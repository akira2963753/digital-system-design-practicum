==> flow/design.v <==
module lab9_2(	clk,
				reset,
				LCD_DATA,
				LCD_RW,
				LCD_EN,
				LCD_RS,
				LCD_RST,
				clear
				);					
input	clk;
input	reset;
input	clear;
output	[7:0]	LCD_DATA;
output	LCD_RW;
output	LCD_EN;
output	LCD_RS;
output	LCD_RST;
reg		[7:0]	LCD_DATA;
reg		LCD_RW;
reg		LCD_EN;
reg		LCD_RS;
reg		LCD_RST;
reg		[3:0]	state;
reg		[17:0]	counter;
reg		[5:0]	DATA_INDEX;
wire		[7:0]	DATA;
LCDM_table	M1(DATA_INDEX,DATA);
always	@(posedge	clk or negedge	reset)begin
	if(!reset)begin
		LCD_DATA	<= 8'd0;
		LCD_RW	<= 1'b1;
		LCD_EN	<= 1'b1;
		LCD_RS	<= 1'b0;
		state		<= 4'd0;
		counter	<= 18'd0;
		DATA_INDEX	<= 6'd0;
		LCD_RST		<= 1'b1;
	end
	else begin
		case(state)
			4'd0:begin
				if(DATA_INDEX == 6'd32)
					state	<= 4'd4;
				else if(DATA_INDEX == 6'd63)
					state	<= 4'd5;
				else begin
					state	<= 4'd1;
				end
				LCD_RST		<= 1'b0;
			end
			4'd1:begin
				LCD_EN	<= 1'b1;
				LCD_RS	<= 1'b1;
				LCD_RW	<= 1'b0;
				LCD_RST	<= 1'b0;
				LCD_DATA <= DATA[7:0];
				state		<= 4'd2;
			end
			4'd2:begin
				if(counter	< 18'd1) 
					counter	<= counter+18'd1;
				else
					state		<= 4'd3;
			end
			4'd3:begin
				LCD_EN	<= 1'b0;
				counter	<= 18'd0;	
				DATA_INDEX		<= DATA_INDEX+6'd1;
				state		<= 4'd0;
			end
			4'd4:begin
				if(!clear)begin
					state		<= 4'd1;
					LCD_RST		<= 1'b1;
				end
				else state	<= 4'd4;
			end
			4'd5:begin  
				state	<= 4'd5;
			end
			default:;
		endcase
	end
end
endmodule
module	LCDM_table(table_index,data_out);
input		[5:0]table_index;
output	reg	[7:0]data_out;
always@(table_index)begin
	case(table_index)
		6'd0: data_out = 8'h2E;  
		6'd1: data_out = 8'h54; 
		6'd2: data_out = 8'h55;
		6'd3: data_out = 8'h53;
		6'd4: data_out = 8'h54;
		6'd5: data_out = 8'h5F;
		6'd6: data_out = 8'h25;
		6'd7: data_out = 8'h25;
		6'd8: data_out = 8'h5F;
		6'd9: data_out = 8'h5F;
		6'd10: data_out = 8'h5F;
		6'd11: data_out = 8'h5F;
		6'd12: data_out = 8'h5F;
		6'd13: data_out = 8'h5F;
		6'd14: data_out = 8'h5F;
		6'd15: data_out = 8'h5F;
		6'd16: data_out = 8'h26;  
		6'd17: data_out = 8'h30;
		6'd18: data_out = 8'h27;
		6'd19: data_out = 8'h21;
		6'd20: data_out = 8'h5F;
		6'd21: data_out = 8'h43;
		6'd22: data_out = 8'h4F;
		6'd23: data_out = 8'h55;
		6'd24: data_out = 8'h52;
		6'd25: data_out = 8'h53;
		6'd26: data_out = 8'h45;
		6'd27: data_out = 8'h5F;
		6'd28: data_out = 8'h5F;
		6'd29: data_out = 8'h5F;
		6'd30: data_out = 8'h5F;
		6'd31: data_out = 8'h5F;  
		6'd32: data_out = 8'h22;
		6'd33: data_out = 8'h11;
		6'd34: data_out = 8'h11;
		6'd35: data_out = 8'h11;		
		6'd36: data_out = 8'h10;
		6'd37: data_out = 8'h17;
		6'd38: data_out = 8'h11;
		6'd39: data_out = 8'h15;
		6'd40: data_out = 8'h17;
		6'd41: data_out = 8'h5F; 
		6'd42: data_out = 8'h5F;
		6'd43: data_out = 8'h5F;
		6'd44: data_out = 8'h5F;
		6'd45: data_out = 8'h5F;
		6'd46: data_out = 8'h5F;
		6'd47: data_out = 8'h5F;
		6'd48: data_out = 8'h5F;
		6'd49: data_out = 8'h5F;
		6'd50: data_out = 8'h5F;
		6'd51: data_out = 8'h5F;
		default:data_out = 8'h000;
	endcase
end
endmodule
module  trigger(clk,reset,sw_in,sw_out);
input   clk,sw_in,reset;
output  reg sw_out;
reg     tri_reg;
always@(posedge clk,negedge reset)begin
	if(!reset)begin
		sw_out <= 1'd0;
		tri_reg <= 1'd0;
	end
	else	begin
		if(sw_in == 1 && tri_reg == 0)sw_out <= 1'd1;
		else sw_out <= 1'd0;
		tri_reg <= sw_in;
	end
end  
endmodule
# From RTL to reports: lab9_2
# Tool output for the design above, in the order of the flow.
# Line numbers count from 1 in the design file above.
# Operators: Yosys type, input widths -> output width; for muxes data width and select width s.
# Library cell names are shortened.
# Not given: -
dict set report design {
  top {lab9_2}
  clock {clk}
  lib {sky130hd}
  lib_corner {tt_025C_1v80}
}

# Word-level counts
# Counts by Yosys on the flattened word-level netlist (proc, flatten, opt, wreduce; memories kept). Register bits leave out memories and registers merged into their read ports (data or address). Print and check cells are left out. Cells with the same type and inputs are merged into one.
# Memory sizes are those after Yosys's memory passes, which may raise the word count (mostly to a power of two), join words into wider ones and drop unused or constant bits.
dict set report bits {
  ff_bits 40
  rom_bits 448
  clocked_rd_ports_x_width 7
  n_memories 1
  word_cells 42
}
# memory size word_bits rd wr line_no
set memory_table {}
lappend memory_table {{(no name shown)} 64 7 1 0 90} ;# case(table_index)
dict set report classes {
  add_sub_neg 2
  compare 1
  equal 10
  n_mux 10
  reduce_and_logical 10
}
# operator count
set op_table {}
lappend op_table {{$pmux 18 s2} 1}
lappend op_table {{$pmux 4 s6} 1}
lappend op_table {{$add 18x1->18 const B} 1}
lappend op_table {{$lt 18x1->1 const B} 1}
lappend op_table {{$mux 18} 1}
lappend op_table {{$eq 6x6->1 const B} 2}
lappend op_table {{$mux 3} 3}
lappend op_table {{$eq 4x2->1 const B} 2}
lappend op_table {{$eq 4x3->1 const B} 2}
lappend op_table {{$ne 2x2->1 const B} 3}
lappend op_table {{$reduce_and 2->1} 3}
lappend op_table {{$reduce_bool 2->1} 3}
lappend op_table {{$add 6x1->6 const B} 1}
lappend op_table {{$reduce_bool 6->1} 1}
lappend op_table {{$eq 4x1->1 const B} 1}
lappend op_table {{$logic_not 4->1} 1}
lappend op_table {{$mux 4} 1}
lappend op_table {{$pmux 1 s2} 2}
lappend op_table {{$reduce_or 2->1} 1}
lappend op_table {{$logic_not 1->1} 1}
lappend op_table {{$mux 1} 1}

# Logic depth
# Longest topological path by Yosys (ltp), each cell counted once; first at word level (registers and memories cut), then after technology mapping (sequential cells cut; the memories' decode and read muxes count).
dict set report logic_depth {
  ltp_word 4
  abc_area 0
  depth_mapped 7
  ltp_nobuf 6
}

# After synthesis
# Yosys stat after the flow's synthesis: flattened, memories mapped to cells. It holds for the ABC_AREA given above (unset counts as 0); a run with the other value may have another netlist.
# cell_type count area_total_um2
set by_type {}
lappend by_type {dfrtp_1 36 900.864}
lappend by_type {ha_1 11 137.632}
lappend by_type {nor2_1 29 108.854}
lappend by_type {dfstp_2 4 105.101}
lappend by_type {a21oi_1 20 100.096}
lappend by_type {o21ai_0 13 65.062}
lappend by_type {a31oi_1 9 56.304}
lappend by_type {nand2_1 14 52.55}
lappend by_type {inv_1 11 41.29}
lappend by_type {nand2b_1 6 37.536}
lappend by_type {a221oi_1 4 35.034}
lappend by_type {buf_6 3 33.782}
lappend by_type {clkbuf_1 9 33.782}
lappend by_type {a21boi_0 4 30.029}
lappend by_type {o31ai_1 4 30.029}
lappend by_type {a41oi_1 3 26.275}
lappend by_type {nand3_1 5 25.024}
lappend by_type {nand4_1 4 25.024}
# Not listed: further types 35, cells in them 46.
dict set report synth_totals {
  mapped_cells 235
  mapped_area_um2 2208.4
  seq_area_um2 1006.0
  ff_cells 40
}
# The figures by module come from a second, unflattened synthesis with its own total; it is not the netlist above.
dict set report unflattened {
  hier_cells 220
  hier_area_um2 2265.9
}
# Each row is one instance without its submodules.
# module n_inst cells area_um2
set modules {}
lappend modules {lab9_2 1 141 1715.4}
lappend modules {LCDM_table 1 79 550.5}

# Path before layout
# Path of least setup slack by OpenSTA after synthesis, without wires, with an ideal clock, recovery checks aside; 20% of the period is set as input and as output delay. Where synthesis merged equal registers, the netlist keeps one of their names.
dict set report synth_path {
  kind {reg2reg}
  startpoint {reg counter[15]}
  endpoint {reg counter[0]}
  tclk_ns 2.8
  launch_ns 0.000
  arrival_ns 1.544
  t_required_ns 2.675
  slack_ns 1.131
  delay_ns 1.669
  driving_pins 5
  path_buffers 0
  period_less_setup_slack_ns 1.669
}
# "delay_ns" is the arrival time less input delay plus setup time.
# "driving_pins": output pins that drive a net of the path, with the launching flip-flop's if there is one; two outputs of one cell count as two.
# "period_less_setup_slack_ns" = period - worst setup slack (recovery checks aside). The figure is calculated, with input and output delays left at 20% of the set period.
# The rows between start and end are the longest chain of elaborated cells between them; the timing report does not say that the signal goes this way. Where chains are equally long, one stands for them.
# A line is the first line of the expression or statement that the cell stems from. Yosys adds cells for indexed reads and writes and turns some case tables into memories.
# A register here has more assigning lines than the two given.
dict set report synth_between {
  cell_sequence {dfrtp_1 -> or4_4 -> nor4_4 -> nand3_2 -> mux2_4}
  elab_chain_len 3
  cells_between 5
  cone_lines 2
}
# item line_no
set synth_lines {}
lappend synth_lines {{start, declared} 24} ;# reg [17:0] counter;
lappend synth_lines {{start, assigned} 35} ;# counter <= 18'd0;
lappend synth_lines {{start, assigned} 61} ;# counter <= counter+18'd1;
lappend synth_lines {{$lt 18x1->1} 60} ;# if(counter < 18'd1)
lappend synth_lines {{$mux 18} 60}
lappend synth_lines {{$pmux 18 s2} 40} ;# case(state)
lappend synth_lines {{end, assigned} 35}
lappend synth_lines {{end, assigned} 61}
lappend synth_lines {{end, declared} 24}

# Timing after layout
# Path of least setup slack in the final report of flow run A (OpenROAD, finished layout, wires in). Where an end is a register, its clock arrival counts in the times.
dict set report layout_path {
  kind {reg2reg}
  startpoint {reg counter[15]}
  endpoint {reg counter[5]}
  tclk_ns 1.8
  launch_ns 0.29
  arrival_ns 1.94
  t_required_ns 1.96
  slack_ns 0.02
  driving_pins 6
  path_buffers 1
}
# The rows between start and end are the longest chain of elaborated cells between them; the timing report does not say that the signal goes this way. Where chains are equally long, one stands for them.
# A register here has more assigning lines than the two given.
dict set report layout_between {
  cell_sequence {dfrtp_1 -> or4_4 -> nor4_4 -> a21bo_2 -> buf_6 -> a221oi_1}
  elab_chain_len 3
  cells_between 5
  cone_lines 2
}
# item line_no
set layout_lines {}
lappend layout_lines {{start, declared} 24} ;# reg [17:0] counter;
lappend layout_lines {{start, assigned} 35} ;# counter <= 18'd0;
lappend layout_lines {{start, assigned} 61} ;# counter <= counter+18'd1;
lappend layout_lines {{$lt 18x1->1} 60} ;# if(counter < 18'd1)
lappend layout_lines {{$mux 18} 60}
lappend layout_lines {{$pmux 18 s2} 40} ;# case(state)
lappend layout_lines {{end, assigned} 35}
lappend layout_lines {{end, assigned} 61}
lappend layout_lines {{end, declared} 24}

Data sheet: physical implementation of lab9_2

2 stored runs of lab9_2 in the flow (synthesis by Yosys, layout by OpenROAD, sky130hd cells), in arbitrary order. Constraints: input delay and output delay 20% of the set period each, output load 0.01 pF.
By "period_reached_ns" is meant the clock period of the run minus its worst setup slack. This is arithmetic on one report: input and output delays are still those of the set period (20% each).
"worst_setup_path_time_ns" means the part of the period allowed to the worst setup path (the constraints hold back 20% at inputs and 20% at outputs) less its slack; where the path has registers, the arrival times of their clocks count too.
"totalPower_mw" is the tool's figure for a default switching activity; nothing was simulated.

[flow] flow run A: files
==> flow/run.sh <==
#!/bin/bash
# the make line also repeats the synthesis and layout settings of config.mk as NAME=value (left out here)
make -C /OpenROAD-flow-scripts/flow DESIGN_CONFIG=/design/flow/config.mk WORK_HOME=/design/flow/orfs CLKGATE_MAP_FILE= finish
==> flow/config.mk <==
export PLATFORM = sky130hd
export DESIGN_NAME = lab9_2
export DESIGN_NICKNAME = lab9_2
export VERILOG_FILES = /design/flow/design.v
export SDC_FILE = /design/flow/constraint.sdc
export NUM_CORES = 4
export LEC_CHECK = 0
export CAP_MARGIN = 20
export CORE_MARGIN = 2
export CORE_UTILIZATION = 40
export SETUP_SLACK_MARGIN = 0.49
export SLEW_MARGIN = 20
==> flow/constraint.sdc <==
create_clock -name core_clock -period 1.8 [get_ports {clk}]
set_input_delay 0.3600 -clock core_clock [delete_from_list [all_inputs] [get_ports {clk}]]
set_output_delay 0.3600 -clock core_clock [all_outputs]
set_load 0.01 [all_outputs]

[flow] flow run A: metrics
[metrics] totalPower_mw = 4.406
[metrics] worst_setup_path_time_ns = 1.78
[metrics] critical_path_kind = reg2reg
[metrics] yosys_chip_area_um2 = 2208.4
[metrics] total_negative_slack_ns = 0.000
[metrics] final_setup_ws_ns = 0.019
[metrics] dieArea_um2 = 6130.9
[metrics] stdcell_area_um2 = 3010.4
[metrics] period_reached_ns = 1.781

[flow] flow run B: files
==> flow/run.sh <==
#!/bin/bash
# the make line also repeats the synthesis and layout settings of config.mk as NAME=value (left out here)
make -C /OpenROAD-flow-scripts/flow DESIGN_CONFIG=/design/flow/config.mk WORK_HOME=/design/flow/orfs CLKGATE_MAP_FILE= finish
==> flow/config.mk <==
export PLATFORM = sky130hd
export DESIGN_NAME = lab9_2
export DESIGN_NICKNAME = lab9_2
export VERILOG_FILES = /design/flow/design.v
export SDC_FILE = /design/flow/constraint.sdc
export NUM_CORES = 4
export LEC_CHECK = 0
export CAP_MARGIN = 20
export CORE_ASPECT_RATIO = 0.67
export CORE_MARGIN = 2
export CORE_UTILIZATION = 59
export PLACE_DENSITY_LB_ADDON = 0.06
export SETUP_SLACK_MARGIN = 0.54
export SLEW_MARGIN = 20
export TNS_END_PERCENT = 80
==> flow/constraint.sdc <==
create_clock -name core_clock -period 1.92 [get_ports {clk}]
set_input_delay 0.3840 -clock core_clock [delete_from_list [all_inputs] [get_ports {clk}]]
set_output_delay 0.3840 -clock core_clock [all_outputs]
set_load 0.01 [all_outputs]

[flow] flow run B: metrics
[metrics] totalPower_mw = 4.024
[metrics] worst_setup_path_time_ns = 1.83
[metrics] critical_path_kind = reg2reg
[metrics] yosys_chip_area_um2 = 2208.4
[metrics] total_negative_slack_ns = 0.000
[metrics] final_setup_ws_ns = 0.089
[metrics] dieArea_um2 = 4258.5
[metrics] stdcell_area_um2 = 2837.7
[metrics] period_reached_ns = 1.831
