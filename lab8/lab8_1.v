==> flow/design.v <==
module lab8_1(
	input add1,
	input add10,
	input sub1,
	input sub10,
	input clk,
	output [7:0] seg1,
	output [7:0] seg2
);
	reg [6:0] count ;
	wire [6:0] units ;
	wire [6:0] hundreds ;
	assign hundreds = count/7'd10;
	assign units = count%7'd10;
	seven_seg u0(units,seg1);
	seven_seg u1(hundreds,seg2);
	always @(posedge clk) begin
		if(add1) begin
			if(count<7'd99) count = count + 7'd1;
			else count = 7'd99;
		end
		else if(add10) begin
			if(count<=7'd89) count = count + 7'd10;
			else count = 7'd99;
		end
		else if(sub1) begin
			if(count>7'd0) count = count - 7'd1;
			else count = 7'd0;
		end
		else if(sub10) begin
			if(count>=7'd10) count = count - 7'd10;
			else count = 7'd0;
		end
		else;
	end
endmodule
module seven_seg(
	input [6:0] in,
	output reg [7:0] out
);
	always @(*) begin
		case(in)
			7'd0: out = 8'b11000000;
			7'd1: out = 8'b11111001;
			7'd2: out = 8'b10100100;
			7'd3: out = 8'b10110000;
			7'd4: out = 8'b10011001;
			7'd5: out = 8'b10010010;
			7'd6: out = 8'b10000010;
			7'd7: out = 8'b11111000;
			7'd8: out = 8'b10000000;
			7'd9: out = 8'b10010000;
			default : out = 8'b11000000;
		endcase
	end
endmodule
### Reports on lab8_1

What the tools print for lab8_1, step after step.
Line numbers count from 1 in the design file above.
Operators carry their Yosys type and port widths (W data, S select, Z words).
Library cell names are shortened.
The mark - stands for no value.

| design | value |
|---|---|
| top | lab8_1 |
| clock port | clk |
| standard-cell library | sky130hd |
| corner | tt_025C_1v80 |

### Word-level counts

Yosys after proc, flatten, opt, wreduce and memory -nomap, before mapping. Memory bits, and registers merged into a memory's read port (data or address), are not among the register bits. Print and check cells are not counted. Equal cells are merged and count once.
Memory sizes are those after Yosys's memory passes, which may raise the word count (mostly to a power of two), join words into wider ones and drop unused or constant bits.

| word-level totals | value |
|---|---|
| flip-flop bits (word level) | 7 |
| ROM bits | 224 |
| elaborated cells | 26 |
| memories | 2 |
| output and inout port bits | 16 |
| bits of input ports | 5 |

| cells by class | value |
|---|---|
| divide/modulo/power cells | 2 |
| add/sub/neg operators | 4 |
| magnitude comparators | 4 |
| mux-type cells | 10 |
| reductions and logical operators | 3 |

Memories:

| memory | words | bits a word | rd ports | write ports | RTL line | text |
|---|---|---|---|---|---|---|
| (name not given) | 16 | 7 | 1 | 0 | 42 | `case(in)` |
| (name not given) | 16 | 7 | 1 | 0 | 42 |  |

Operators with widths:

| operator | count |
|---|---|
| $mux W7 | 8 |
| $div A7 B4 Y7 const B | 1 |
| $mod A7 B4 Y7 const B | 1 |
| $mux W8 | 2 |
| $add A7 B1 Y7 const B | 1 |
| $sub A7 B1 Y7 const B | 1 |
| $gt A7 B1 Y1 const B | 1 |
| $add A7 B4 Y7 const B | 1 |
| $sub A7 B4 Y7 const B | 1 |
| $ge A7 B4 Y1 const B | 1 |
| $le A7 B7 Y1 const B | 1 |
| $lt A7 B7 Y1 const B | 1 |
| $logic_not A3 Y1 | 2 |
| $reduce_bool A4 Y1 | 1 |

### Logic depth

Depth = most cells in a row (Yosys ltp): at word level without a register or memory, in the mapped netlist without a sequential cell, where the memories' decode and read muxes count.

| logic depth | value |
|---|---|
| depth in word-level cells | 6 |
| ABC_AREA | 0 |
| mapped depth | 14 |
| gate-level depth less buffers | 12 |

### Mapped cells and area

Source: synth_stat.txt of the flow (Yosys; design flattened, memories mapped). It holds for the ABC_AREA given above (unset counts as 0); a run with the other value may have another netlist.
Totals and module areas in this step are rounded.

| synthesis totals | value |
|---|---|
| cell area after synthesis | 2000 sq um |
| sequential area | 210 sq um |
| cells in the netlist | 276 |
| buffer cells | 23 |
| mapped flip-flops | 7 |

Cells by type:

| type | count |
|---|---|
| ha_1 | 19 |
| edfxtp_1 | 7 |
| xnor2_1 | 16 |
| o21ai_0 | 27 |
| nand2_1 | 24 |
| nor2_1 | 21 |
| a21oi_1 | 15 |
| clkbuf_1 | 15 |
| o22ai_1 | 7 |
| xor2_1 | 5 |
| inv_1 | 11 |
| nor3_1 | 8 |
| nand2b_1 | 5 |
| a211oi_1 | 4 |
| o211ai_1 | 4 |
| o21a_1 | 4 |
| a31oi_1 | 4 |
| and3_1 | 4 |

Other cell types: 46; their cells: 76.
By module: a second synthesis without flattening, with its own total; a netlist apart from the flattened one above.

| unflattened totals | value |
|---|---|
| cells (unflattened synthesis) | 251 |
| area total of the unflattened synthesis | 1900 sq um |

Each row is one instance without its submodules.

By module:

| module | area (sq um) | times used | cells |
|---|---|---|---|
| lab8_1 | 1400 | 1 | 187 |
| seven_seg | 220 | 2 | 32 |

### Timing after synthesis

Source: OpenSTA report_checks on the synthesized netlist (no wires, ideal clock, input and output delay 20% of the period each), path of least setup slack; recovery checks are left aside. Register names are those of the netlist, which keeps one name where synthesis merged equal registers.

| timing post-synthesis | value |
|---|---|
| kind | reg2out |
| from | reg count[1] |
| to | out seg1[4] |
| driving pins on the path | 15 |
| required time | 4088 ps |
| setup slack | 744 ps |
| period | 5110 ps |
| arrival | 3344 ps |
| delay of the path | 3344 ps |
| output delay | 1022 ps |
| synthesis period reached | 4366 ps |

"delay of the path" is the arrival time less input delay plus setup time.
A path that ends at an output port has no setup time.
"driving pins on the path" counts driving pins, that of a launching flip-flop among them; a cell with two outputs on the path counts twice.
"synthesis period reached" is the clock period less the worst setup slack; recovery checks do not enter. This is arithmetic on one report: input and output delays are still those of the set period (20% each).
Between the ends stands the longest chain of elaborated cells between them, by number of cells; it is not shown to be the way that was timed. Of several equally long chains one is given.
Each line given opens the expression or statement behind the cell; cells for indexed reads and writes are added by Yosys, which also makes memories of some case tables.
A memory read counts as a cell of the chain, while the word-level depth stops at memories.
A register here has more assigning lines than the two given.

| between the ends, post-synthesis | value |
|---|---|
| cell sequence | edfxtp_1 > clkbuf_1 > inv_1 > ha_1 > or2_2 > clkbuf_1 > a21oi_1 > a2111oi_0 > o311a_1 > o21ai_4 > xnor2_1 > inv_1 > ha_1 > or3_1 > a21boi_1 |
| length of the longest elaborated chain | 3 |
| elaborated cells between the ends (all ways) | 4 |
| RTL lines with such cells | 2 |
| those cells by class | div (1); mux (1); reduce/logical (1); memory (1) |

Ends and longest elaborated chain, post-synthesis:

| element | RTL line | text |
|---|---|---|
| from (decl) | 10 | `reg [6:0] count ;` |
| from (assign) | 19 | `if(count<7'd99) count = count + 7'd1;` |
| from (assign) | 23 | `if(count<=7'd89) count = count + 7'd10;` |
| $mod A7 B4 Y7 | 14 | `assign units = count%7'd10;` |
| $mem_v2 Z16 W7 | 42 | `case(in)` |
| $mux W8 | 42 |  |
| to (decl) | 7 | `output [7:0] seg1,` |

==> runs of lab8_1 <==
Design lab8_1 on sky130hd. What follows are 2 stored runs of the flow, each under its own settings; their order means nothing. The constraints put input and output delay at 20% of the set period each and load the outputs with 0.01 pF.
Among the settings, - means not set for that run.

| stored run | period_ns | CORE_UTILIZATION | SETUP_SLACK_MARGIN | PLACE_DENSITY_LB_ADDON | CELL_PAD_IN_SITES_DETAIL_PLACEMENT | ABC_AREA | MIN_ROUTING_LAYER | CAP_MARGIN | CORE_MARGIN | SLEW_MARGIN | CORE_ASPECT_RATIO | CELL_PAD_IN_SITES_GLOBAL_PLACEMENT | GPL_TIMING_DRIVEN | CTS_CLUSTER_SIZE |
|---|---|---|---|---|---|---|---|---|---|---|---|---|---|---|
| entry A | 2.95 | 63 | 0.74 | 0.11 | 2 | 0 | met2 | 20 | 2 | 20 | - | - | - | - |
| entry B | 4.3 | 46 | 0.07 | 0.19 | 2 | - | met1 | 20 | 2 | 20 | 0.77 | 0 | 1 | 28 |

Entry A: incomplete, placement halted on DPL-0033
Entry B: incomplete, placement halted on DPL-0033
